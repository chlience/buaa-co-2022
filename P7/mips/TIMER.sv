==> flow/design.v <==
`timescale 1ns / 1ps
module TC(
    input	clk,
    input	reset,
    input	[31:2]	Addr,
    input 	WE,
    input 	[31:0] Din,
    output 	[31:0] Dout,
    output 	IRQ
    );
	logic	[1:0]	state;
	logic	[31:0]	mem[2:0];
	logic	_IRQ;
	assign 	IRQ		= mem[0][3] & _IRQ;
	assign 	Dout 	= mem[Addr[3:2]];
	logic [31:0] load;
	assign load		= Addr[3:2] == 0 ? {28'h0, Din[3:0]} : Din;
	integer i;
	always @(posedge clk) begin
		if(reset) begin
			state <= 0; 
			for(i = 0; i < 3; i = i + 1)
				mem[i] <= 0;
			_IRQ <= 0;
		end
		else if(WE) begin
			mem[Addr[3:2]] <= load;
		end
		else begin
			case(state)
				2'b0 : if(mem[0][0]) begin
					state 	<= 2'b01;
					_IRQ 	<= 1'b0;
				end
				2'b01 : begin
					mem[2] 	<= mem[1];
					state 	<= 2'b10;
				end
				2'b10  : 
					if(mem[0][0]) begin
						if(mem[2] > 1)
							mem[2]	<= mem[2] - 1;
						else begin
							mem[2]	<= 0;
							state	<= 2'b11;
							_IRQ 	<= 1'b1;
						end
					end
					else state	<= 2'b0;
				default : begin
					if(mem[0][2:1] == 2'b00)
						mem[0][0] 	<= 1'b0;
					else
						_IRQ		<= 1'b0;
					state	<= 2'b0;
				end
			endcase
		end
	end
endmodule
Tool chain data of TC --
Tool output for the design above, in the order of the flow. Lines are those of the file above, counted from 1. Library cell names are shortened. The mark -- stands for no value.
Design: design top TC, clock clk, standard-cell library sky130hd, library corner tt_025C_1v80

Word level --
Yosys after proc, flatten, opt, wreduce and memory -nomap, before mapping. Memory bits, and registers merged into a memory's read port (data or address), are not among the register bits. Print and check cells are not counted. Equal cells are merged and count once. Memory sizes are those after Yosys's memory passes, which may raise the word count (mostly to a power of two), join words into wider ones and drop unused or constant bits.
Bit counts: memory cells 1, elaborated cells 79, bits in writable memories 128, bits of input ports 65, bits in registers 3, output and inout bits 33
Memories:
- mem | words 4, width 32, RTL line 12 | logic [31:0] mem[2:0];
Cells by class: reductions and logical operators 8, magnitude comparators 1, add/subtract/negate cells 1, bitwise operators 5, eq/ne operators 7, multiplexer cells 54
Operator list (count):
- 2-to-1 mux 32 bit | 19
- OR reduction 32 bit | 2
- subtractor 32 x 1 -> 32 bit (second input constant) | 1
- > comparator 32 x 1 -> 1 bit (second input constant) | 1
- 2-to-1 mux 1 bit | 25
- 2-to-1 mux 2 bit | 8
- inequality test 2 bit (second input constant) | 3
- logical NOT 2 bit | 3
- AND reduction 6 bit | 1
- case mux 2 bit (select 3 bit) | 1
- inequality test 3 x 1 -> 1 bit (second input constant) | 1
- inequality test 3 bit (second input constant) | 1
- AND reduction 3 bit | 1
- OR reduction 3 bit | 1
- case mux 1 bit (select 3 bit) | 1
- bitwise OR 1 bit | 2
- inverter 1 bit | 2
- == test 2 x 1 -> 1 bit (second input constant) | 1
- == test 2 bit (second input constant) | 1
- AND 1 bit | 1

Logic depth --
Longest topological path by Yosys (ltp), each cell counted once; first at word level (registers and memories cut), then after technology mapping (sequential cells cut; the memories' decode and read muxes count).
Logic depth: word-level depth 11, ABC_AREA 0, depth in mapped cells 9, mapped depth without buffers 8

Netlist --
Source: synth_stat.txt of the flow (Yosys; design flattened, memories mapped). It holds for the ABC_AREA given above (unset counts as 0); a run with the other value may have another netlist.
Mapped netlist: chip area (Yosys) 6796.5 µm², buffer cells 37, cells in the netlist 552, flip-flop cells 133, sequential part of the area 3943.8 µm²
Cell types:
- edfxtp_1 | count 128, area in all 3.84E+03 µm²
- mux4_2 | count 32, area in all 720.691 µm²
- nor2_1 | count 81, area in all 304.042 µm²
- xor2_1 | count 19, area in all 166.41 µm²
- nand2_1 | count 43, area in all 161.405 µm²
- nand3_1 | count 30, area in all 150.144 µm²
- nor3_1 | count 24, area in all 120.115 µm²
- clkbuf_1 | count 31, area in all 116.362 µm²
- a21oi_1 | count 20, area in all 100.096 µm²
- dfxtp_1 | count 5, area in all 100.096 µm²
- and2_1 | count 14, area in all 87.584 µm²
- nor4_1 | count 13, area in all 81.328 µm²
- a221oi_1 | count 9, area in all 78.826 µm²
- and3_1 | count 12, area in all 75.072 µm²
- xnor2_1 | count 8, area in all 70.067 µm²
- nor4_2 | count 4, area in all 50.048 µm²
- or4_1 | count 6, area in all 45.043 µm²
- or3_1 | count 6, area in all 37.536 µm²
Other cell types: 36; their cells: 67.

Worst setup path after synthesis --
Path of least setup slack by OpenSTA after synthesis, without wires, with an ideal clock, recovery checks aside; 20% of the period is set as input and as output delay. Where synthesis merged equal registers, the netlist keeps one of their names.
Timing path after synthesis: path kind in2reg, from input Addr[2], to memory mem[0][0], data required time 4.698 ns, clock period 5.0 ns, path slack 0.368 ns, library setup time 0.302 ns, delay of the path 3.632 ns, data arrival time 4.330 ns, path buffers 2, stages on the path 5, external input delay 1.000 ns, time at the first pin 1.000 ns, synthesis period reached 4.632 ns
"delay of the path" is the arrival time less input delay plus setup time. "stages on the path" counts driving pins, that of a launching flip-flop among them; a cell with two outputs on the path counts twice. "synthesis period reached" = period - worst setup slack (recovery checks aside). The figure is calculated, with input and output delays left at 20% of the set period. The rows between start and end are the longest chain of elaborated cells between them; the timing report does not say that the signal goes this way. Where chains are equally long, one stands for them. Each line given opens the expression or statement behind the cell; cells for indexed reads and writes are added by Yosys, which also makes memories of some case tables. Only ways into the end's enable, where the timed path ends, are counted here.
On the way, after synthesis: cell sequence clkbuf_1 or2_2 clkbuf_1 o21ai_0 nand2b_1, length of the longest elaborated chain 4, elaborated cells on any way between the ends 4, source lines of those cells 2, those cells by class 4 x mux
RTL lines, path after synthesis:
- start: declaration | RTL line 5 | input [31:2] Addr,
- 2-to-1 mux 2 bit | RTL line 26 | else if(WE) begin
- 2-to-1 mux 2 bit | RTL line 20 | if(reset) begin
- 2-to-1 mux 2 bit x2
- end: declaration | RTL line 12 | logic [31:0] mem[2:0];

Worst path after layout --
Path of least setup slack in the final report of record 1 (OpenROAD, finished layout, wires in). Where an end is a register, its clock arrival counts in the times.
Timing path post-layout: path kind in2out, from input Addr[3], to output Dout[4], clock period 2.92 ns, path buffers 4, external input delay 0.58 ns, output delay 0.58 ns, stages on the path 5, path slack 0.05 ns, time at the first pin 0.58 ns, data arrival time 2.28 ns, data required time 2.34 ns
The rows between start and end are the longest chain of elaborated cells between them; the timing report does not say that the signal goes this way. Where chains are equally long, one stands for them. The chain passes a memory read, where the word-level depth is cut; so it can be longer than that depth.
On the way, post-layout: cell sequence clkdlybuf4s50_1 buf_8 clkbuf_16 mux4_2 clkdlybuf4s50_1, length of the longest elaborated chain 1, elaborated cells on any way between the ends 1, source lines of those cells 1, those cells by class 1 x memory
RTL lines, path post-layout:
- start: declaration | RTL line 5 | input [31:2] Addr,
- memory (4 x 32 bit) | RTL line 12 | logic [31:0] mem[2:0];
- end: declaration | RTL line 8 | output [31:0] Dout,

==> results <==
2 stored runs of TC in the flow (synthesis by Yosys, layout by OpenROAD, sky130hd cells), in arbitrary order. Constraints: input delay and output delay 20% of the set period each, output load 0.01 pF.

* Record 1 | settings: period_ns 2.92; CORE_UTILIZATION 31; PLACE_DENSITY_LB_ADDON 0.0; GPL_TIMING_DRIVEN 0; CAP_MARGIN 20; CORE_MARGIN 2; SLEW_MARGIN 20 | results: worst setup slack after layout 0.052 ns; final setup TNS 0.000 ns; chip area in the Yosys report 6796.5 µm²; die size 23125.3 µm²; area of the standard cells in the finished layout 8826.0 µm²; post-route worst hold slack 0.443 ns
* Record 2 | settings: period_ns 2.63; CORE_UTILIZATION 39; PLACE_DENSITY_LB_ADDON 0.2; CORE_ASPECT_RATIO 0.96; TNS_END_PERCENT 55; CAP_MARGIN 25; MAX_ROUTING_LAYER met5; CORE_MARGIN 2; SLEW_MARGIN 20 | results: area of the standard cells in the finished layout 8933.6 µm²; post-route worst hold slack 0.448 ns; worst setup slack after layout 0.116 ns; final setup TNS 0.000 ns; die size 18499.6 µm²; chip area in the Yosys report 6796.5 µm²
